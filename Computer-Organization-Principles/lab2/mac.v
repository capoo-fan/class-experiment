==> flow/design.v <==
`timescale 1ns / 1ps
module mac (
    input  wire        clk,
    input  wire        rst,
    input  wire [31:0] x,
    input  wire [31:0] y,
    input  wire        start,
    output wire [31:0] z,
    output wire        busy
  );
  wire        busy0;
  wire        busy1;
  wire        busy2;
  wire        busy3;
  wire [31:0] x0 = {{24{x[ 7]}}, x[ 7: 0]};
  wire [31:0] x1 = {{24{x[15]}}, x[15: 8]};
  wire [31:0] x2 = {{24{x[23]}}, x[23:16]};
  wire [31:0] x3 = {{24{x[31]}}, x[31:24]};
  wire [31:0] y0 = {{24{y[ 7]}}, y[ 7: 0]};
  wire [31:0] y1 = {{24{y[15]}}, y[15: 8]};
  wire [31:0] y2 = {{24{y[23]}}, y[23:16]};
  wire [31:0] y3 = {{24{y[31]}}, y[31:24]};
  wire [63:0] result0;
  wire [63:0] result1;
  wire [63:0] result2;
  wire [63:0] result3;
  assign busy = busy0 | busy1 | busy2 | busy3;
  assign z    = result0[31:0] + result1[31:0] + result2[31:0] + result3[31:0];
  multiplier U_mul0 (
               .clk    (clk),
               .rst    (rst),
               .x      (x0),
               .y      (y0),
               .start  (start),
               .z      (result0),
               .busy   (busy0)
             );
  multiplier U_mul1 (
               .clk    (clk),
               .rst    (rst),
               .x      (x1),
               .y      (y1),
               .start  (start),
               .z      (result1),
               .busy   (busy1)
             );
  multiplier U_mul2 (
               .clk    (clk),
               .rst    (rst),
               .x      (x2),
               .y      (y2),
               .start  (start),
               .z      (result2),
               .busy   (busy2)
             );
  multiplier U_mul3 (
               .clk    (clk),
               .rst    (rst),
               .x      (x3),
               .y      (y3),
               .start  (start),
               .z      (result3),
               .busy   (busy3)
             );
endmodule
module multiplier(
    input wire clk,
    input wire rst,
    input wire [7:0] x,
    input wire [7:0] y,
    input wire start,
    output reg [15:0] z,
    output reg busy
  );
  localparam IDLE = 2'b00;
  localparam CALC = 2'b01;
  localparam DONE = 2'b10;
  reg [1:0]  state;
  reg [3:0]  count;
  reg [7:0]  M;
  reg [16:0] P;
  wire [7:0] A = P[16:9];
  wire [1:0] booth_bits = P[1:0];
  wire [7:0] add_sub_val = (booth_bits == 2'b01) ? M :
       (booth_bits == 2'b10) ? (~M + 1'b1) : 8'd0;
  wire [7:0] next_A = A + add_sub_val;
  wire [16:0] next_P = {next_A[7], next_A, P[8:1]};
  always @(posedge clk or posedge rst)
  begin
    if (rst)
    begin
      state <= IDLE;
      busy <= 1'b0;
      z <= 16'd0;
      count <= 4'd0;
      M <= 8'd0;
      P <= 17'd0;
    end
    else
    begin
      case (state)
        IDLE:
        begin
          if (start)
          begin
            M <= x;
            P <= {8'd0, y, 1'b0};
            busy <= 1'b1;
            count <= 4'd0;
            state <= CALC;
          end
          else
          begin
            busy <= 1'b0;
          end
        end
        CALC:
        begin
          P <= next_P;
          count <= count + 1'b1;
          if (count == 4'd7)
          begin
            state <= DONE;
          end
        end
        DONE:
        begin
          busy <= 1'b0;
          z <= P[16:1];
          state <= IDLE;
        end
        default:
          state <= IDLE;
      endcase
    end
  end
endmodule
Step by step through the tools: mac
What the tools print for mac, step after step.
Lines are those of the file above, counted from 1.
Operators carry their Yosys type and port widths (W data, S select, Z words).
Library cell names are shortened.
{"block": "setup", "design": "mac", "clock": "clk", "cell_library": "sky130hd", "corner": "tt_025C_1v80"}

Word level
Source: Yosys, flattened and elaborated, memories not mapped. Widths are those after wreduce. Registers that Yosys merges into a memory's read port (data or address) are not register bits. Print and check cells do not count. Equal cells are merged and count once.
{"block": "bits", "word_cells": 133, "inputBits": 67, "register_bits": 192, "output_inout_bits": 33}
{"block": "op_classes", "n_reduce_logical": 24, "logic": 7, "mux": 35, "eq_ne": 28, "n_addsub": 15}
{"block": "op_table", "op": "$pmux W17 S2", "n": 4}
{"block": "op_table", "op": "$mux W17", "n": 4}
{"block": "op_table", "op": "$mux W8", "n": 8}
{"block": "op_table", "op": "$add A8 B1 Y8 const B", "n": 4}
{"block": "op_table", "op": "$add A8 B8 Y8", "n": 4}
{"block": "op_table", "op": "$not A8 Y8", "n": 4}
{"block": "op_table", "op": "$pmux W4 S2", "n": 4}
{"block": "op_table", "op": "$reduce_and A2 Y1", "n": 12}
{"block": "op_table", "op": "$add A18 B16 Y19", "n": 1}
{"block": "op_table", "op": "$add A17 B16 Y18", "n": 1}
{"block": "op_table", "op": "$add A16 B16 Y17", "n": 1}
{"block": "op_table", "op": "$eq A2 B1 Y1 const B", "n": 8}
{"block": "op_table", "op": "$eq A2 B2 Y1 const B", "n": 8}
{"block": "op_table", "op": "$reduce_bool A2 Y1", "n": 8}
{"block": "op_table", "op": "$add A4 B1 Y4 const B", "n": 4}
{"block": "op_table", "op": "$eq A4 B3 Y1 const B", "n": 4}
{"block": "op_table", "op": "$pmux W2 S2", "n": 4}
{"block": "op_table", "op": "$mux W2", "n": 5}
{"block": "op_table", "op": "$ne A2 B1 Y1 const B", "n": 4}
{"block": "op_table", "op": "$ne A2 B2 Y1 const B", "n": 4}
{"block": "op_table", "op": "$logic_not A2 Y1", "n": 4}
{"block": "op_table", "op": "$pmux W1 S2", "n": 4}
{"block": "op_table", "op": "$mux W4", "n": 1}
{"block": "op_table", "op": "$or A1 B1 Y1", "n": 3}
{"block": "op_table", "op": "$mux W1", "n": 1}

Depth
Yosys ltp: most cells in a row. Word level: on the elaborated netlist, between registers, memories and ports. Mapped: between sequential cells and ports; inverters and the memories' decode and read muxes count.
{"block": "depth", "ltp_word": 6, "abc_area": 0, "ltp_mapped": 13, "ltp_nobuf": 13}

Synthesis result
Source: synth_stat.txt of the flow (Yosys; design flattened, memories mapped). It holds for the ABC_AREA given above (unset counts as 0); a run with the other value may have another netlist.
Totals and module areas in this step are rounded.
{"block": "mapped", "buf_cells": 54, "ff_cells": 188, "stdcells": 1118, "seq_area_um2": 4700, "synth_area_um2": 11000}
{"block": "types", "type": "dfrtp_1", "n": 184, "type_area_um2": 4.6E+03}
{"block": "types", "type": "o21ai_0", "n": 146, "type_area_um2": 730.701}
{"block": "types", "type": "fa_1", "n": 35, "type_area_um2": 700.672}
{"block": "types", "type": "ha_1", "n": 53, "type_area_um2": 663.136}
{"block": "types", "type": "nand2_1", "n": 154, "type_area_um2": 578.054}
{"block": "types", "type": "mux2_2", "n": 49, "type_area_um2": 551.779}
{"block": "types", "type": "inv_1", "n": 102, "type_area_um2": 382.867}
{"block": "types", "type": "mux2i_1", "n": 36, "type_area_um2": 360.346}
{"block": "types", "type": "a22o_1", "n": 22, "type_area_um2": 192.685}
{"block": "types", "type": "xor2_1", "n": 22, "type_area_um2": 192.685}
{"block": "types", "type": "nor2_1", "n": 46, "type_area_um2": 172.666}
{"block": "types", "type": "nor2b_1", "n": 21, "type_area_um2": 131.376}
{"block": "types", "type": "a21oi_1", "n": 25, "type_area_um2": 125.12}
{"block": "types", "type": "clkbuf_1", "n": 33, "type_area_um2": 123.869}
{"block": "types", "type": "xnor2_1", "n": 13, "type_area_um2": 113.859}
{"block": "types", "type": "buf_4", "n": 14, "type_area_um2": 105.101}
{"block": "types", "type": "dfstp_2", "n": 4, "type_area_um2": 105.101}
{"block": "types", "type": "nand2b_1", "n": 15, "type_area_um2": 93.84}
Not listed: further types 38, cells in them 144.
The figures by module come from a second, unflattened synthesis with its own total; it is not the netlist above.
{"block": "unflattened", "cells_unflattened": 1087, "hier_area_um2": 11000}
Each row is one instance without its submodules.
{"block": "by_module", "module": "multiplier", "mod_seq_area_um2": 1200, "instances": 4, "n_cells": 214, "area_um2": 2400}
{"block": "by_module", "module": "mac", "mod_seq_area_um2": 0.0, "instances": 1, "n_cells": 231, "area_um2": 1800}

Worst setup path after synthesis
OpenSTA on the mapped netlist: ideal clock, no wires. The path of least setup slack (recovery checks aside). Input and output delay are each 20% of the period. Register names are those of the netlist, which keeps one name where synthesis merged equal registers.
{"block": "synth_path", "kind": "reg2out", "from": "register U_mul0.z[1]", "to": "output z[17]", "driving_pins": 13, "path_buffers": 0, "setup_slack_ps": 2876, "t_required_ps": 6208, "launch_ps": 0, "t_arrival_ps": 3332, "output_delay_ps": 1552, "period_ps": 7760, "path_delay_ps": 3332, "period_less_setup_slack_ps": 4884}
"path_delay_ps" is the arrival time less input delay plus setup time.
At an output port there is no setup time.
"driving_pins" counts driving pins, that of a launching flip-flop among them; a cell with two outputs on the path counts twice.
"period_less_setup_slack_ps" is the clock period less the worst setup slack; recovery checks do not enter. This is arithmetic on one report: input and output delays are still those of the set period (20% each).
The rows between start and end are the longest chain of elaborated cells between them; the timing report does not say that the signal goes this way. Where chains are equally long, one stands for them.
Each line given opens the expression or statement behind the cell; cells for indexed reads and writes are added by Yosys, which also makes memories of some case tables.
{"block": "synth_via", "path_cell_list": "dfrtp_1 > inv_1 > fa_1 > inv_1 > fa_1 > ha_1 > fa_1 > a211oi_1 > nor2_1 > o31a_1 > a41oi_1 > o21ai_0 > a31o_2", "elab_chain_cells": 3, "cone_cells": 3, "cone_lines": 1, "classes_between": "add/sub: 3"}
{"block": "synth_lines", "item": "start: declaration", "line_no": 72, "rtl": "output reg [15:0] z,"}
{"block": "synth_lines", "item": "start: assignment", "line_no": 94, "rtl": "z <= 16'd0;"}
{"block": "synth_lines", "item": "start: assignment", "line_no": 129, "rtl": "z <= P[16:1];"}
{"block": "synth_lines", "item": "$add A16 B16 Y17", "line_no": 28, "rtl": "assign z    = result0[31:0] + result1[31:0] + result2[31:0] + result3[31:0];"}
{"block": "synth_lines", "item": "$add A17 B16 Y18", "line_no": 28}
{"block": "synth_lines", "item": "$add A18 B16 Y19", "line_no": 28}
{"block": "synth_lines", "item": "end: declaration", "line_no": 8, "rtl": "output wire [31:0] z,"}

Worst path after layout
From the final timing report of record 1: the path of least setup slack in the routed layout; clock arrival at registers is part of the times.
The path's times are printed in steps of 10 ps; the period is the one set.
{"block": "layout_path", "kind": "reg2out", "from": "register U_mul2.z[1]", "to": "output z[17]", "period_ps": 7040, "setup_slack_ps": 1790, "t_arrival_ps": 3840, "t_required_ps": 5630, "driving_pins": 14, "launch_ps": 440, "output_delay_ps": 1410, "path_buffers": 1}
The rows between start and end are the longest chain of elaborated cells between them; the timing report does not say that the signal goes this way. Where chains are equally long, one stands for them.
{"block": "layout_via", "path_cell_list": "dfrtp_1 > inv_2 > fa_1 > inv_1 > fa_1 > ha_4 > fa_2 > a211oi_2 > nor2_2 > o31a_1 > a41oi_2 > o21ai_2 > a31o_2 > buf_6", "elab_chain_cells": 2, "cone_cells": 2, "cone_lines": 1, "classes_between": "add/sub: 2"}
{"block": "layout_lines", "item": "start: declaration", "line_no": 72, "rtl": "output reg [15:0] z,"}
{"block": "layout_lines", "item": "start: assignment", "line_no": 94, "rtl": "z <= 16'd0;"}
{"block": "layout_lines", "item": "start: assignment", "line_no": 129, "rtl": "z <= P[16:1];"}
{"block": "layout_lines", "item": "$add A17 B16 Y18", "line_no": 28, "rtl": "assign z    = result0[31:0] + result1[31:0] + result2[31:0] + result3[31:0];"}
{"block": "layout_lines", "item": "$add A18 B16 Y19", "line_no": 28}
{"block": "layout_lines", "item": "end: declaration", "line_no": 8, "rtl": "output wire [31:0] z,"}

Hand-over note for mac

Module mac, platform sky130hd: 2 stored runs of the flow (Yosys, OpenROAD) with differing settings, in no particular order. Input and output delays are each 20% of the period that was set; the output load is 0.01 pF.
By "achieved_period_ps" is meant the clock period of the run minus its worst setup slack. This is arithmetic on one report: input and output delays are still those of the set period (20% each).
"worstPathTime_ps" = time allowed to the worst setup path (clock period - input delay - output delay, where it has them) - its slack; a late launch clock adds to it, a late capture clock takes from it.
"worstPathTime_ps" is given in steps of 10 ps.
Measured values are rounded.

Record 1
==> flow/run.sh <==
#!/bin/bash
# the make line also repeats the synthesis and layout settings of config.mk as NAME=value (left out here)
make -C /OpenROAD-flow-scripts/flow DESIGN_CONFIG=/design/flow/config.mk WORK_HOME=/design/flow/orfs CLKGATE_MAP_FILE= finish
==> flow/config.mk <==
export PLATFORM = sky130hd
export DESIGN_NAME = mac
export DESIGN_NICKNAME = mac
export VERILOG_FILES = /design/flow/design.v
export SDC_FILE = /design/flow/constraint.sdc
export NUM_CORES = 4
export LEC_CHECK = 0
export CAP_MARGIN = 30
export CELL_PAD_IN_SITES_DETAIL_PLACEMENT = 1
export CORE_MARGIN = 2
export CORE_UTILIZATION = 26
export CTS_CLUSTER_DIAMETER = 122
export MAX_ROUTING_LAYER = met5
export PLACE_DENSITY_LB_ADDON = 0.28
export SETUP_SLACK_MARGIN = 1.94
export SLEW_MARGIN = 20
export TNS_END_PERCENT = 25
==> flow/constraint.sdc <==
create_clock -name core_clock -period 7.04 [get_ports {clk}]
set_input_delay 1.4080 -clock core_clock [delete_from_list [all_inputs] [get_ports {clk}]]
set_output_delay 1.4080 -clock core_clock [all_outputs]
set_load 0.01 [all_outputs]

==> results of record 1, as JSON <==
{
  "synthArea_um2": 11000,
  "finish.utilization_pct": 31,
  "achieved_period_ps": 5246,
  "tns_ps": 0,
  "die_um2": 44000,
  "setup_worst_slack_ps": 1800,
  "cell_area_final_um2": 13000,
  "hold_worst_slack_ps": 470,
  "worstPathTime_ps": 3840,
  "critical_path_kind": "reg2out"
}

Record 2
==> flow/run.sh <==
#!/bin/bash
# the make line also repeats the synthesis and layout settings of config.mk as NAME=value (left out here)
make -C /OpenROAD-flow-scripts/flow DESIGN_CONFIG=/design/flow/config.mk WORK_HOME=/design/flow/orfs CLKGATE_MAP_FILE= finish
==> flow/config.mk <==
export PLATFORM = sky130hd
export DESIGN_NAME = mac
export DESIGN_NICKNAME = mac
export VERILOG_FILES = /design/flow/design.v
export SDC_FILE = /design/flow/constraint.sdc
export NUM_CORES = 4
export LEC_CHECK = 0
export CAP_MARGIN = 20
export CORE_MARGIN = 2
export CORE_UTILIZATION = 70
export SLEW_MARGIN = 20
==> flow/constraint.sdc <==
create_clock -name core_clock -period 4.36 [get_ports {clk}]
set_input_delay 0.8720 -clock core_clock [delete_from_list [all_inputs] [get_ports {clk}]]
set_output_delay 0.8720 -clock core_clock [all_outputs]
set_load 0.01 [all_outputs]

==> results of record 2, as JSON <==
{
  "synthArea_um2": 11000,
  "finish.utilization_pct": 85,
  "achieved_period_ps": 4885,
  "tns_ps": -2400,
  "die_um2": 17000,
  "setup_worst_slack_ps": -520,
  "cell_area_final_um2": 13000,
  "hold_worst_slack_ps": 470,
  "worstPathTime_ps": 4010,
  "critical_path_kind": "reg2out"
}

End of note.
